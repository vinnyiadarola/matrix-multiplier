==> flow/design.v <==
`default_nettype none
module ring_buffer #(
    parameter int DATA_WIDTH = 8,
    parameter int FIFO_SIZE  = 20
) (
    input  wire clk,
    input  wire rst_n,
    input  wire [DATA_WIDTH-1:0] entry,
    input  wire insert, pop,  
    output logic [DATA_WIDTH-1:0] head,
    output logic full, empty
);
    localparam int FIFO_IDX_WIDTH = (FIFO_SIZE > 1) ? $clog2(FIFO_SIZE)   : 1;   
    localparam int FIFO_CNT_WIDTH = (FIFO_SIZE > 0) ? $clog2(FIFO_SIZE+1) : 1;   
    logic [FIFO_IDX_WIDTH-1:0] head_index;
    wire  [FIFO_IDX_WIDTH-1:0] nxt_head_idx;
    logic [FIFO_CNT_WIDTH-1:0] current_entries;
    wire                       inc, dec;
    logic [DATA_WIDTH-1:0]     fifo [0:FIFO_SIZE-1];
    wire  [FIFO_IDX_WIDTH-1:0] write_idx;
    wire  [FIFO_IDX_WIDTH:0]   sum;  
    wire                       write_en;
    assign full  = (current_entries == FIFO_SIZE[FIFO_CNT_WIDTH-1:0]);
    assign empty = (current_entries == '0);
    assign head  = fifo[head_index];
    always_ff @(posedge clk or negedge rst_n) begin  
        if (~rst_n) 
            head_index <= '0;
        else if (pop & ~empty) 
            head_index <= nxt_head_idx;
    end
    assign nxt_head_idx = (head_index != FIFO_SIZE - 1'b1) ? head_index + 1'b1 : '0;
    always_ff @(posedge clk or negedge rst_n) begin
        if (~rst_n)
            current_entries <= '0;
        else 
            current_entries <= current_entries + inc - dec;
    end
    assign inc =  insert & ~pop & ~full;
    assign dec = ~insert &  pop & ~empty;
    integer i;
    always_ff @(posedge clk or negedge rst_n) begin
        if (~rst_n)
            for (i = 0; i < FIFO_SIZE; i++) fifo[i] <= '0;
        else if (write_en)
            fifo[write_idx] <= entry;
    end
    assign write_en = insert & (~full | pop);
    assign sum = head_index + current_entries[FIFO_IDX_WIDTH-1:0];
    assign write_idx = (sum >= FIFO_SIZE) ? sum - FIFO_SIZE : sum[FIFO_IDX_WIDTH-1:0];
endmodule
`default_nettype wire
Step by step through the tools: ring_buffer:

The steps from the RTL of ring_buffer to its reports follow in flow order.
Lines are those of the file above, counted from 1.
Operators carry their Yosys type and port widths (W data, S select, Z words).
Cell names lack the library's common part.
A cell with - has no value.

* top module: ring_buffer
* clock input: clk
* library: sky130hd
* timing corner: tt_025C_1v80

Word-level counts:

Yosys after proc, flatten, opt, wreduce and memory -nomap, before mapping. Enables and synchronous resets that opt folds into registers are not counted as muxes. Print and check cells are not counted. Equal cells are merged and count once.

* bits in registers: 170

* mux-type cells: 3
* reductions and logical operators: 23
* $add $sub $neg: 5
* bitwise gates (word level): 11
* equal/unequal tests: 40
* order comparisons: 1

Operators by type and width (number)
* $pmux W8 S20: 1
* $eq A5 B4 Y1 const B: 16
* $eq A5 B5 Y1 const B: 9
* $reduce_and A2 Y1: 20
* $eq A5 B3 Y1 const B: 8
* $eq A5 B2 Y1 const B: 4
* $logic_not A5 Y1: 3
* $eq A5 B1 Y1 const B: 2
* $mux W5: 2
* $and A1 B1 Y1: 6
* $add A5 B5 Y6: 1
* $ge A6 B5 Y1 const B: 1
* $add A5 B1 Y5: 1
* $sub A5 B1 Y5: 1
* $add A5 B1 Y5 const B: 1
* $sub A5 B5 Y5 const B: 1
* $ne A5 B5 Y1 const B: 1
* $not A1 Y1: 4
* $or A1 B1 Y1: 1

Logic depth:

Depth = most cells in a row (Yosys ltp): at word level without a register or memory, in the mapped netlist without a sequential cell, where the memories' decode and read muxes count.

* depth in word-level cells: 5
* ABC_AREA: 0
* depth in mapped cells: 13
* depth with buffers taken out: 13

Synthesis result:

Yosys stat after the flow's synthesis: flattened, memories mapped to cells. It holds for the ABC_AREA given above (unset counts as 0); a run with the other value may have another netlist.
The area totals of this step are shown rounded.

Cell types (number)
* dfrtp_1: 170
* mux2_2: 159
* ha_1: 18
* a22oi_1: 23
* a222oi_1: 12
* clkbuf_1: 32
* nand2_1: 32
* mux2_1: 8
* mux2i_1: 9
* nor2_1: 24
* a221oi_1: 9
* inv_1: 19
* a21oi_1: 13
* and3_1: 10
* nand2b_1: 10
* o21ai_0: 12
* nand4_1: 9
* nand3_1: 11

Other cell types: 31; their cells: 84.

* buffers: 37
* standard cells after synthesis: 664
* mapped area: 8260 um^2
* mapped flip-flops: 170
* area of sequential cells: 4250 um^2

Worst setup path after synthesis:

Source: OpenSTA report_checks on the synthesized netlist (no wires, ideal clock, input and output delay 20% of the period each), path of least setup slack; recovery checks are left aside. Register names are those of the netlist, which keeps one name where synthesis merged equal registers.

* path kind: flip-flop to flip-flop
* start: reg head_index[0]
* end: reg fifo[17][0]
* period: 4.04 ns
* delay of the path: 3.542 ns
* buffers on the path: 1
* driving pins on the path: 13
* arrival time: 3.414 ns
* setup slack: 0.499 ns
* synthesis period reached: 3.541 ns

"delay of the path" = arrival - input delay + setup time.
"driving pins on the path" counts driving pins, that of a launching flip-flop among them; a cell with two outputs on the path counts twice.
"synthesis period reached" = period - worst setup slack (recovery checks aside). The figure is calculated, with input and output delays left at 20% of the set period.
Between the ends stands the longest chain of elaborated cells between them, by number of cells; it is not shown to be the way that was timed. Of several equally long chains one is given.
A line is the first line of the expression or statement that the cell stems from. Yosys adds cells for indexed reads and writes and turns some case tables into memories.

* cells stage by stage: dfrtp_1 ha_1 inv_1 fa_1 xnor2_1 inv_1 ha_1 o21a_1 o211ai_2 mux2i_4 or4b_1 buf_2 mux2_1
* cells in the longest elaborated chain: 5
* elaborated cells on any way between the ends: 6

RTL lines, path post-synthesis
* start: declaration: RTL line 15 `logic [FIFO_IDX_WIDTH-1:0] head_index;`
* start: assignment: RTL line 28 `head_index <= '0;`
* start: assignment: RTL line 30 `head_index <= nxt_head_idx;`
* $add A5 B5 Y6: RTL line 49 `assign sum = head_index + current_entries[FIFO_IDX_WIDTH-1:0];`
* $sub A5 B5 Y5: RTL line 50 `assign write_idx = (sum >= FIFO_SIZE) ? sum - FIFO_SIZE : sum[FIFO_IDX_WIDTH-1:0];`
* $mux W5: RTL line 50
* $eq A5 B5 Y1: RTL line 46 `fifo[write_idx] <= entry;`
* $reduce_and A2 Y1
* end: assignment: RTL line 44 `for (i = 0; i < FIFO_SIZE; i++) fifo[i] <= '0;`
* end: assignment: RTL line 46
* end: declaration: RTL line 19 `logic [DATA_WIDTH-1:0]     fifo [0:FIFO_SIZE-1];`

Timing after layout:

From the final timing report of record 1: the path of least setup slack in the routed layout; clock arrival at registers is part of the times.

* path kind: flip-flop to output port
* start: reg head_index[0]
* end: out head[6]
* period: 3.73 ns
* driving pins on the path: 11
* setup slack: 0.11 ns
* arrival time: 2.87 ns
* buffers on the path: 4

Between the ends stands the longest chain of elaborated cells between them, by number of cells; it is not shown to be the way that was timed. Of several equally long chains one is given.

* cells stage by stage: dfrtp_1 buf_4 ha_2 buf_4 and3_1 buf_4 a222oi_1 nand3_1 nor3_2 a21oi_1 dlygate4sd2_1
* cells in the longest elaborated chain: 2
* elaborated cells on any way between the ends: 21

RTL lines, path post-layout
* start: declaration: RTL line 15 `logic [FIFO_IDX_WIDTH-1:0] head_index;`
* start: assignment: RTL line 28 `head_index <= '0;`
* start: assignment: RTL line 30 `head_index <= nxt_head_idx;`
* $eq A5 B5 Y1: RTL line 25 `assign head  = fifo[head_index];`
* $pmux W8 S20: RTL line 25
* end: declaration: RTL line 10 `output logic [DATA_WIDTH-1:0] head,`

--- measured runs ---
2 stored runs of ring_buffer in the flow (synthesis by Yosys, layout by OpenROAD, sky130hd cells), in arbitrary order. Constraints: input delay and output delay 20% of the set period each, output load 0.01 pF.
"reached clock period" is the run's clock period less its worst setup slack. It is reckoned from that one timing run; input and output delays stay at 20% of the period that was set.
By "time on the worst setup path" is meant the share of the clock period that the worst setup path is allowed (20% is reserved at inputs, 20% at outputs), minus its slack. Clock arrival times at its registers enter into it.
Measured values are rounded.

### Record 1

Settings: `period_ns=3.73`, `CORE_UTILIZATION=32`, `SETUP_SLACK_MARGIN=0.21`, `PLACE_DENSITY_LB_ADDON=0.14`, `CORE_MARGIN=7`, `TNS_END_PERCENT=40`, `GPL_TIMING_DRIVEN=1`, `GPL_ROUTABILITY_DRIVEN=0`, `CTS_CLUSTER_DIAMETER=339`, `MAX_ROUTING_LAYER=met5`, `CAP_MARGIN=20`, `SLEW_MARGIN=20`

- Setup slack of the critical path: 0.113 ns
- Time on the worst setup path: 2.87 ns
- Critical path kind: flip-flop to output port
- Standard-cell area after routing: 10,000 um^2
- Reached clock period: 3.617 ns
- Utilization of the finished layout: 0.397
- Setup total negative slack: 0.000 ns
- Chip area after synthesis (Yosys): 8,260 um^2
- Full die area: 30,500 um^2

### Record 2

Settings: `period_ns=4.22`, `SETUP_SLACK_MARGIN=1.2`, `CAP_MARGIN=20`, `CORE_MARGIN=2`, `CORE_UTILIZATION=40`, `SLEW_MARGIN=20`

- Utilization of the finished layout: 0.534
- Time on the worst setup path: 2.75 ns
- Critical path kind: flip-flop to output port
- Reached clock period: 3.594 ns
- Chip area after synthesis (Yosys): 8,260 um^2
- Standard-cell area after routing: 10,800 um^2
- Setup total negative slack: 0.000 ns
- Full die area: 21,800 um^2
- Setup slack of the critical path: 0.626 ns
--- end ---
