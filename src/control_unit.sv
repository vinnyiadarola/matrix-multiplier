==> flow/design.v <==
`default_nettype none
module control_unit #(
    parameter int unsigned N = 2,
    parameter int unsigned M = 2,
    localparam int unsigned N_BIT_WIDTH = (N > 1) ? $clog2(N) : 1,
    localparam int unsigned M_BIT_WIDTH = (M > 1) ? $clog2(M) : 1
) (
    input  wire                        clk,
    input  wire                        rst_n,
    input  wire                        start,         
    input  wire                        fetch_stall,
    input  wire                        fifo_full,
    input  wire                        PE_ready,
    input  wire                        data_stall,  
    output logic                       start_PE,     
    output logic                       done,         
    output logic                       load_row,     
    output logic                       fetch_row,    
    output logic                       fetch_col,    
    output logic [N_BIT_WIDTH-1:0]     n,            
    output logic [M_BIT_WIDTH-1:0]     m             
);
    typedef enum logic [2:0] {
        IDLE,         
        FETCH_ROW,    
        PREP_ROW,     
        FETCH_COL,    
        ISSUE_PE,     
        ADVANCE,      
        DONE          
    } state_t;
    state_t curr_state, next_state;
    logic [N_BIT_WIDTH-1:0] n_nxt;
    logic [M_BIT_WIDTH-1:0] m_nxt;
    logic set_done;
    logic last_row, last_col, can_issue, can_fetch;
    assign last_row = (n == N-1);
    assign last_col = (m == M-1);
    assign can_fetch = (PE_ready & ~fetch_stall);
    assign can_issue = (PE_ready & ~fifo_full & ~data_stall);
    always_ff @(posedge clk, negedge rst_n) begin
        if (~rst_n)
            done <= 1'b0;
        else if (start)
            done <= 1'b0;
        else if (set_done)
            done <= 1'b1;
    end
    always_ff @(posedge clk, negedge rst_n) begin
        if (~rst_n) begin
           curr_state   <= IDLE;
            n       <= '0;
            m       <= '0;
        end else begin
           curr_state <= next_state;
            n     <= n_nxt;
            m     <= m_nxt;
        end
    end
    always_comb begin
        next_state = curr_state;
        n_nxt      = n;
        m_nxt      = m;
        start_PE   = 1'b0;
        load_row   = 1'b0;
        fetch_row  = 1'b0;
        fetch_col  = 1'b0;
        set_done   = 1'b0;
        case (curr_state)
            IDLE: begin
                if (start) begin
                    n_nxt   = '0;
                    m_nxt   = '0;
                    next_state = FETCH_ROW;
                end
            end
            FETCH_ROW: begin
                if (can_fetch) begin
                    fetch_row = 1'b1;
                    next_state = PREP_ROW;
                end
            end
            PREP_ROW: begin
                if (~data_stall) begin
                    load_row  = 1'b1;
                    next_state = FETCH_COL;
                end
            end
            FETCH_COL: begin
                if (can_fetch) begin
                    fetch_col = 1'b1;
                    next_state = ISSUE_PE;
                end
            end
            ISSUE_PE: begin
                if (can_issue) begin
                    start_PE = 1'b1;
                    next_state  = ADVANCE;
                end
            end
            ADVANCE: begin
                if(last_row & last_col) begin
                    next_state = DONE;
                end else if (last_col) begin
                    m_nxt      = '0;
                    n_nxt      = n + 1'b1;
                    next_state = FETCH_ROW;
                end else begin 
                    m_nxt      = m + 1'b1;
                    next_state = FETCH_COL;
                end
            end
            DONE: begin
                if (PE_ready) begin
                    set_done = 1'b1;
                    next_state = IDLE;
                end
            end
            default: next_state = IDLE;
        endcase
    end
endmodule
Reports on control_unit

Tool output for the design above, in the order of the flow.
Lines are those of the file above, counted from 1.
Operators carry their Yosys type and port widths (W data, S select, Z words).
Library cell names are shortened.
A cell with -- has no value.

Top module: control_unit
Clock input: clk
Cell library: sky130hd
Library corner: tt_025C_1v80

Word level

Source: Yosys, flattened and elaborated, memories not mapped. Widths are those after wreduce. Registers that Yosys merges into a memory's read port (data or address) are not register bits. Print and check cells do not count. Equal cells are merged and count once.

Equality and inequality tests: 14
Reductions and logical operators: 6
Muxes and demuxes: 27
Bitwise logic cells: 7
$add $sub $neg: 2

Operator list:

| kind                  | number |
| $pmux W3 S7           | 1 |
| $mux W3               | 7 |
| $ne A2 B2 Y1 const B  | 8 |
| $mux W1               | 16 |
| $eq A3 B3 Y1 const B  | 3 |
| $eq A3 B2 Y1 const B  | 2 |
| $reduce_and A6 Y1     | 1 |
| $and A1 B1 Y1         | 4 |
| $reduce_bool A2 Y1    | 2 |
| $reduce_and A4 Y1     | 1 |
| $pmux W1 S2           | 2 |
| $not A1 Y1            | 3 |
| $eq A3 B1 Y1 const B  | 1 |
| $logic_not A3 Y1      | 1 |
| $reduce_and A3 Y1     | 1 |
| $add A1 B1 Y1 const B | 2 |
| $mux W2               | 1 |

Bits in registers: 6
Word-level cells: 60
Bits of input ports: 7
Output and inout port bits: 7

Longest topological paths

Longest topological path by Yosys (ltp), each cell counted once; first at word level (registers and memories cut), then after technology mapping (sequential cells cut; the memories' decode and read muxes count).

Depth in word-level cells: 5
ABC_AREA: 0
Gate-level depth with buffers: 3

After synthesis

The flow's flattened synthesis, as Yosys stat reports it; memories are mapped. The netlist is that of the ABC_AREA named above (0 if unset); the other value can give another one.

Cells by type:

| type     | number | area in all (sq um) |
| dfrtp_1  | 9      | 225.216 |
| dfstp_2  | 1      | 26.275 |
| a21o_1   | 2      | 15.014 |
| a21oi_1  | 3      | 15.014 |
| inv_1    | 4      | 15.014 |
| and2_1   | 2      | 12.512 |
| nand2b_1 | 2      | 12.512 |
| nor2b_1  | 2      | 12.512 |
| a221o_1  | 1      | 10.01 |
| mux2i_1  | 1      | 10.01 |
| o21ai_0  | 2      | 10.01 |
| or3b_1   | 1      | 8.758 |
| a22oi_1  | 1      | 7.507 |
| nand2_1  | 2      | 7.507 |
| nand3b_1 | 1      | 7.507 |
| nor2_1   | 2      | 7.507 |
| o211ai_1 | 1      | 7.507 |
| a31oi_1  | 1      | 6.256 |

Not listed: further types 2, cells in them 2.

Chip area (Yosys): 427.9 sq um
Standard cells after synthesis: 40
Buffer cells: 0
Flip-flop cells: 10

Worst setup path after synthesis

OpenSTA on the mapped netlist: ideal clock, no wires. The path of least setup slack (recovery checks aside). Input and output delay are each 20% of the period. Register names are those of the netlist, which keeps one name where synthesis merged equal registers.

Path type: input -> output
Start: input port fifo_full
End: output port start_PE
Stages on the path: 2
Data arrival time: 919 ps
Clock period: 1700 ps
Path slack: 441 ps
Delay of the path: 579 ps
External output delay: 340 ps
Period reached after synthesis: 1259 ps

"delay of the path" is the arrival time less input delay plus setup time.
At an output port there is no setup time.
"stages on the path": output pins that drive a net of the path, with the launching flip-flop's if there is one; two outputs of one cell count as two.
"period reached after synthesis" = period - worst setup slack (recovery checks aside). The figure is calculated, with input and output delays left at 20% of the set period.
The rows between start and end are the longest chain of elaborated cells between them; the timing report does not say that the signal goes this way. Where chains are equally long, one stands for them.
Each line given opens the expression or statement behind the cell; cells for indexed reads and writes are added by Yosys, which also makes memories of some case tables.

Cells stage by stage: or3b_1 nor2_1
Length of the longest elaborated chain: 5

Ends and longest elaborated chain, after synthesis:

| what                       | RTL line | source |
| start, declared            | 12       | `input  wire                        fifo_full,` |
| $not A1 Y1                 | 40       | `assign can_issue = (PE_ready & ~fifo_full & ~data_stall);` |
| $and A1 B1 Y1 (2 in a row) | 40       |  |
| $mux W1                    | 96       | `if (can_issue) begin` |
| $mux W1                    | 69       | `case (curr_state)` |
| end, declared              | 15       | `output logic                       start_PE,` |

Path in the finished layout

From the final timing report of flow run 1: the path of least setup slack in the routed layout; clock arrival at registers is part of the times.
The report prints the path's times to 10 ps; the period is as set.

Path type: input -> output
Start: input port fifo_full
End: output port start_PE
Clock period: 1060 ps
Stages on the path: 4
Path slack: -70 ps
Data arrival time: 920 ps
External output delay: 210 ps

The rows between start and end are the longest chain of elaborated cells between them; the timing report does not say that the signal goes this way. Where chains are equally long, one stands for them.

Cells stage by stage: buf_6 or3b_4 nor2_4 buf_6
Length of the longest elaborated chain: 5

Ends and longest elaborated chain, after layout:

| what                       | RTL line | source |
| start, declared            | 12       | `input  wire                        fifo_full,` |
| $not A1 Y1                 | 40       | `assign can_issue = (PE_ready & ~fifo_full & ~data_stall);` |
| $and A1 B1 Y1 (2 in a row) | 40       |  |
| $mux W1                    | 96       | `if (can_issue) begin` |
| $mux W1                    | 69       | `case (curr_state)` |
| end, declared              | 15       | `output logic                       start_PE,` |

Appendix: measured runs

Settings and measured results of 2 stored flow runs for module control_unit (sky130hd), not sorted in any way. The constraints put input and output delay at 20% of the set period each and load the outputs with 0.01 pF.
"allowed time less slack (worst setup path)": the worst setup path's part of the clock period (all of it between registers, 20% less for each end at a port) less its slack. A launch clock that arrives late makes it longer, a capture clock that arrives late makes it shorter.
"total power after layout": no workload was simulated; the value follows from the tool's default switching activity.
"allowed time less slack (worst setup path)" is given in steps of 10 ps.
Among the settings, - means not set for that run.

| setting or result                               | flow run 1      | flow run 2         |
| period_ns                                       | 1.06            | 1.18               |
| CORE_UTILIZATION                                | 28              | 44                 |
| PLACE_DENSITY_LB_ADDON                          | 0.16            | 0.21               |
| GPL_TIMING_DRIVEN                               | 1               | 0                  |
| GPL_ROUTABILITY_DRIVEN                          | 1               | -                  |
| CTS_CLUSTER_SIZE                                | 85              | -                  |
| CAP_MARGIN                                      | 20              | 20                 |
| CORE_MARGIN                                     | 2               | 2                  |
| SLEW_MARGIN                                     | 20              | 20                 |
| CELL_PAD_IN_SITES_DETAIL_PLACEMENT              | -               | 1                  |
| CTS_CLUSTER_DIAMETER                            | -               | 388                |
| MIN_ROUTING_LAYER                               | -               | met1               |
| MAX_ROUTING_LAYER                               | -               | met5               |
| full die area (sq um)                           | 1856.8          | 1238.0             |
| allowed time less slack (worst setup path) (ps) | 700             | 990                |
| critical path kind                              | input -> output | register -> output |
| smallest setup slack (ps)                       | -68             | -42                |
| post-route utilization (%)                      | 47.4            | 76.0               |
| standard-cell area of the final layout (sq um)  | 696.9           | 700.7              |
| total power after layout (µW)                   | 1227            | 1202               |
| Yosys chip area after synthesis (sq um)         | 427.9           | 427.9              |
